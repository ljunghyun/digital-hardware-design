==> flow/design.v <==
module Register(clk, nRESET, write_enable, write_addr, write_data, read_addr_A, read_addr_B, read_addr_C, read_data_A, read_data_B, read_data_C);
   input clk;
   input nRESET;
   input write_enable; 		 
   input [2:0] write_addr;  
   input [15:0] write_data; 
   input [2:0] read_addr_A;
   input [2:0] read_addr_B;  
   input [2:0] read_addr_C; 
   output [15:0] read_data_A;
   output [15:0] read_data_B;
   output [15:0] read_data_C; 
   reg [15:0] reg_0;
   reg [15:0] reg_1;
   reg [15:0] reg_2;
   reg [15:0] reg_3;
   reg [15:0] reg_4;
   reg [15:0] reg_5;
   reg [15:0] reg_6;
   reg [15:0] reg_7;				 
   wire [7:0] decoder_out; 	 
   wire [7:0] reg_enable; 		 
	assign decoder_out =			 
      (write_addr == 3'b000) ? 8'b00000001 :
      (write_addr == 3'b001) ? 8'b00000010 :
      (write_addr == 3'b010) ? 8'b00000100 :
      (write_addr == 3'b011) ? 8'b00001000 :
      (write_addr == 3'b100) ? 8'b00010000 :
      (write_addr == 3'b101) ? 8'b00100000 :
      (write_addr == 3'b110) ? 8'b01000000 :
      (write_addr == 3'b111) ? 8'b10000000 : 8'bx;
   assign reg_enable[0] = write_enable & decoder_out[0];
   assign reg_enable[1] = write_enable & decoder_out[1];
   assign reg_enable[2] = write_enable & decoder_out[2];
   assign reg_enable[3] = write_enable & decoder_out[3];
   assign reg_enable[4] = write_enable & decoder_out[4];
   assign reg_enable[5] = write_enable & decoder_out[5];
   assign reg_enable[6] = write_enable & decoder_out[6];
   assign reg_enable[7] = write_enable & decoder_out[7];
	always @ (posedge clk or negedge nRESET)
		if (!nRESET)
			reg_0 <= 16'b0;
		else if(reg_enable[0])
			reg_0 <= write_data;
	always @ (posedge clk or negedge nRESET)
		if (!nRESET)
			reg_1 <= 16'b0;
		else if(reg_enable[1])
			reg_1 <= write_data;
	always @ (posedge clk or negedge nRESET)
		if (!nRESET)
			reg_2 <= 16'b0;
		else if(reg_enable[2])
			reg_2 <= write_data;
	always @ (posedge clk or negedge nRESET)
		if (!nRESET)
			reg_3 <= 16'b0;
		else if(reg_enable[3])
			reg_3 <= write_data;
	always @ (posedge clk or negedge nRESET)
		if (!nRESET)
			reg_4 <= 16'b0;
		else if(reg_enable[4])
			reg_4 <= write_data;
	always @ (posedge clk or negedge nRESET)
		if (!nRESET)
			reg_5 <= 16'b0;
		else if(reg_enable[5])
			reg_5 <= write_data;
	always @ (posedge clk or negedge nRESET)
		if (!nRESET)
			reg_6 <= 16'b0;
		else if(reg_enable[6])
			reg_6 <= write_data;
	always @ (posedge clk or negedge nRESET)
		if (!nRESET)
			reg_7 <= 16'b0;
		else if(reg_enable[7])
			reg_7 <= write_data;
	assign read_data_A =
		(read_addr_A == 3'd0) ? reg_0 :
		(read_addr_A == 3'd1) ? reg_1 :
		(read_addr_A == 3'd2) ? reg_2 :
		(read_addr_A == 3'd3) ? reg_3 :
		(read_addr_A == 3'd4) ? reg_4 :
		(read_addr_A == 3'd5) ? reg_5 :
		(read_addr_A == 3'd6) ? reg_6 :
		(read_addr_A == 3'd7) ? reg_7 : 16'bx;
	assign read_data_B =
		(read_addr_B == 3'd0) ? reg_0 :
		(read_addr_B == 3'd1) ? reg_1 :
		(read_addr_B == 3'd2) ? reg_2 :
		(read_addr_B == 3'd3) ? reg_3 :
		(read_addr_B == 3'd4) ? reg_4 :
		(read_addr_B == 3'd5) ? reg_5 :
		(read_addr_B == 3'd6) ? reg_6 :
		(read_addr_B == 3'd7) ? reg_7 : 16'bx;
	assign read_data_C =
		(read_addr_C == 3'd0) ? reg_0 :
		(read_addr_C == 3'd1) ? reg_1 :
		(read_addr_C == 3'd2) ? reg_2 :
		(read_addr_C == 3'd3) ? reg_3 :
		(read_addr_C == 3'd4) ? reg_4 :
		(read_addr_C == 3'd5) ? reg_5 :
		(read_addr_C == 3'd6) ? reg_6 :
		(read_addr_C == 3'd7) ? reg_7 : 16'bx;
endmodule
# Tool chain data of Register
# What the tools print for Register, step after step.
# Lines are those of the file above, counted from 1.
# Operators carry their Yosys type and port widths (W data, S select, Z words).
# Not given: --
# design
top_module,Register
clk_port,clk
library,sky130hd
lib_corner,tt_025C_1v80

# Elaborated design
# Yosys after proc, flatten, opt, wreduce and memory -nomap, before mapping. Enables and synchronous resets that opt folds into registers are not counted as muxes. Memory bits, and registers merged into a memory's read port (data or address), are not among the register bits. Print and check cells are not counted. Equal cells are merged and count once.
# word_totals
ff_bits,128
in_bits,31
# op_classes
eq_ne,28
n_mux,32
bitwise,8
reduce_and_logical,4
# op_table
cell,count
$mux W16,24
$mux W8,8
$eq A3 B3 Y1 const B,16
$eq A3 B2 Y1 const B,8
$eq A3 B1 Y1 const B,4
$logic_not A3 Y1,4
$and A1 B1 Y1,8

# Logic depth
# Depth = most cells in a row (Yosys ltp): at word level without a register or memory, in the mapped netlist without a sequential cell, where the memories' decode and read muxes count.
# logic_depth
depth_word,10
ABC_AREA,0
depth_mapped,6
mapped_depth_nobuf,3

# Mapped cells and area
# The flow's flattened synthesis, as Yosys stat reports it; memories are mapped. The netlist is that of the ABC_AREA named above (0 if unset); the other value can give another one.
# synth_totals
cells,687
area_um2,8375.5
ff_cells,128
buf_cells,58
# types
cell_type,count,area_total_um2
sky130_fd_sc_hd__dfrtp_1,128,3.2E+03
sky130_fd_sc_hd__mux2_2,162,1824.25
sky130_fd_sc_hd__mux4_2,32,720.691
sky130_fd_sc_hd__mux2_4,23,345.331
sky130_fd_sc_hd__mux2i_1,26,260.25
sky130_fd_sc_hd__a32o_1,14,140.134
sky130_fd_sc_hd__nand2_1,36,135.13
sky130_fd_sc_hd__nor2_1,35,131.376
sky130_fd_sc_hd__o32a_1,13,130.125
sky130_fd_sc_hd__o221a_2,11,123.869
sky130_fd_sc_hd__nand2b_1,19,118.864
sky130_fd_sc_hd__buf_2,21,105.101
sky130_fd_sc_hd__inv_1,26,97.594
sky130_fd_sc_hd__o32ai_1,11,96.342
sky130_fd_sc_hd__o22ai_1,14,87.584
sky130_fd_sc_hd__buf_4,10,75.072
sky130_fd_sc_hd__clkbuf_1,20,75.072
sky130_fd_sc_hd__a21oi_1,14,70.067
# Other cell types: 29; their cells: 72.

# Path before layout
# OpenSTA on the mapped netlist: ideal clock, no wires. The path of least setup slack (recovery checks aside). Input and output delay are each 20% of the period. Register names are those of the netlist, which keeps one name where synthesis merged equal registers.
# synth_timing
path_type,input to output
startpoint,input port read_addr_B[0]
endpoint,output port read_data_B[3]
clock_period_ns,2.17
input_delay_ns,0.434
out_delay_ns,0.434
launch_ns,0.434
arrival_ns,1.517
setup_slack_ns,0.219
path_delay_ns,1.083
stages,5
path_buffers,2
synth_period_reached_ns,1.951
# "path_delay_ns" = arrival - input delay + setup time.
# At an output port there is no setup time.
# "stages" counts driving pins, that of a launching flip-flop among them; a cell with two outputs on the path counts twice.
# "synth_period_reached_ns" = period - worst setup slack (recovery checks aside). The figure is calculated, with input and output delays left at 20% of the set period.
# The rows between start and end are the longest chain of elaborated cells between them; the timing report does not say that the signal goes this way. Where chains are equally long, one stands for them.
# A line is the first line of the expression or statement that the cell stems from. Yosys adds cells for indexed reads and writes and turns some case tables into memories.
# synth_between
path_cell_list,sky130_fd_sc_hd__buf_4 sky130_fd_sc_hd__buf_4 sky130_fd_sc_hd__mux4_2 sky130_fd_sc_hd__nand2_1 sky130_fd_sc_hd__nand2_1
elab_chain_len,9
cells_between,16
cone_classes,7 x eq/ne; 8 x mux; 1 x reduce/logical
# synth_rtl
element,line_no,source
"start, declared",8,input [2:0] read_addr_B;
$eq A3 B3 Y1,97,(read_addr_B == 3'd7) ? reg_7 : 16'bx;
$mux W16,97,
$mux W16,96,(read_addr_B == 3'd6) ? reg_6 :
$mux W16,95,(read_addr_B == 3'd5) ? reg_5 :
$mux W16,94,(read_addr_B == 3'd4) ? reg_4 :
$mux W16,93,(read_addr_B == 3'd3) ? reg_3 :
$mux W16,92,(read_addr_B == 3'd2) ? reg_2 :
$mux W16,91,(read_addr_B == 3'd1) ? reg_1 :
$mux W16,90,(read_addr_B == 3'd0) ? reg_0 :
"end, declared",11,output [15:0] read_data_B;

# Timing after layout
# From the final timing report of entry A: the path of least setup slack in the routed layout; clock arrival at registers is part of the times.
# layout_timing
path_type,register to output
startpoint,register reg_6[9]
endpoint,output port read_data_C[9]
clock_period_ns,1.22
out_delay_ns,0.24
launch_ns,0.44
arrival_ns,1.83
setup_slack_ns,-0.85
stages,5
path_buffers,1
# The rows between start and end are the longest chain of elaborated cells between them; the timing report does not say that the signal goes this way. Where chains are equally long, one stands for them.
# layout_between
path_cell_list,sky130_fd_sc_hd__dfrtp_1 sky130_fd_sc_hd__mux2_4 sky130_fd_sc_hd__a32o_2 sky130_fd_sc_hd__o32a_1 sky130_fd_sc_hd__buf_2
elab_chain_len,7
cells_between,7
cone_classes,7 x mux
# layout_rtl
element,line_no,source
"start, declared",19,reg [15:0] reg_6;
"start, assigned",72,reg_6 <= 16'b0;
"start, assigned",74,reg_6 <= write_data;
$mux W16,105,(read_addr_C == 3'd6) ? reg_6 :
$mux W16,104,(read_addr_C == 3'd5) ? reg_5 :
$mux W16,103,(read_addr_C == 3'd4) ? reg_4 :
$mux W16,102,(read_addr_C == 3'd3) ? reg_3 :
$mux W16,101,(read_addr_C == 3'd2) ? reg_2 :
$mux W16,100,(read_addr_C == 3'd1) ? reg_1 :
$mux W16,99,(read_addr_C == 3'd0) ? reg_0 :
"end, declared",12,output [15:0] read_data_C;

# Below are 2 stored runs of the flow (Yosys, OpenROAD; platform sky130hd) on Register, each with its settings and what was measured, unordered. Constraints: input delay and output delay 20% of the set period each, output load 0.01 pF.
# "achieved_period_ns" is the run's clock period less its worst setup slack. It is reckoned from that one timing run; input and output delays stay at 20% of the period that was set.
# "final_power_w": no workload was simulated; the value follows from the tool's default switching activity.
# Among the settings, -- means not set for that run.
setting or result,entry A,entry B
period_ns,1.22,2.15
CORE_UTILIZATION,18,46
PLACE_DENSITY,0.88,0.74
CORE_ASPECT_RATIO,0.72,--
CELL_PAD_IN_SITES_GLOBAL_PLACEMENT,2,--
GPL_ROUTABILITY_DRIVEN,1,1
CTS_CLUSTER_SIZE,71,--
CTS_CLUSTER_DIAMETER,154,--
MAX_ROUTING_LAYER,met5,met5
CAP_MARGIN,20,20
CORE_MARGIN,2,5
SLEW_MARGIN,20,20
SETUP_SLACK_MARGIN,--,0.29
GPL_TIMING_DRIVEN,--,1
MIN_ROUTING_LAYER,--,met1
yosys_chip_area_um2,8375.5,8375.5
final_die_area_um2,48295.2,21006.2
finish.utilization_pct,28.3,65.9
setup_ws_ns,-0.853,-0.069
final_power_w,0.018449,0.010408
achieved_period_ns,2.073,2.219
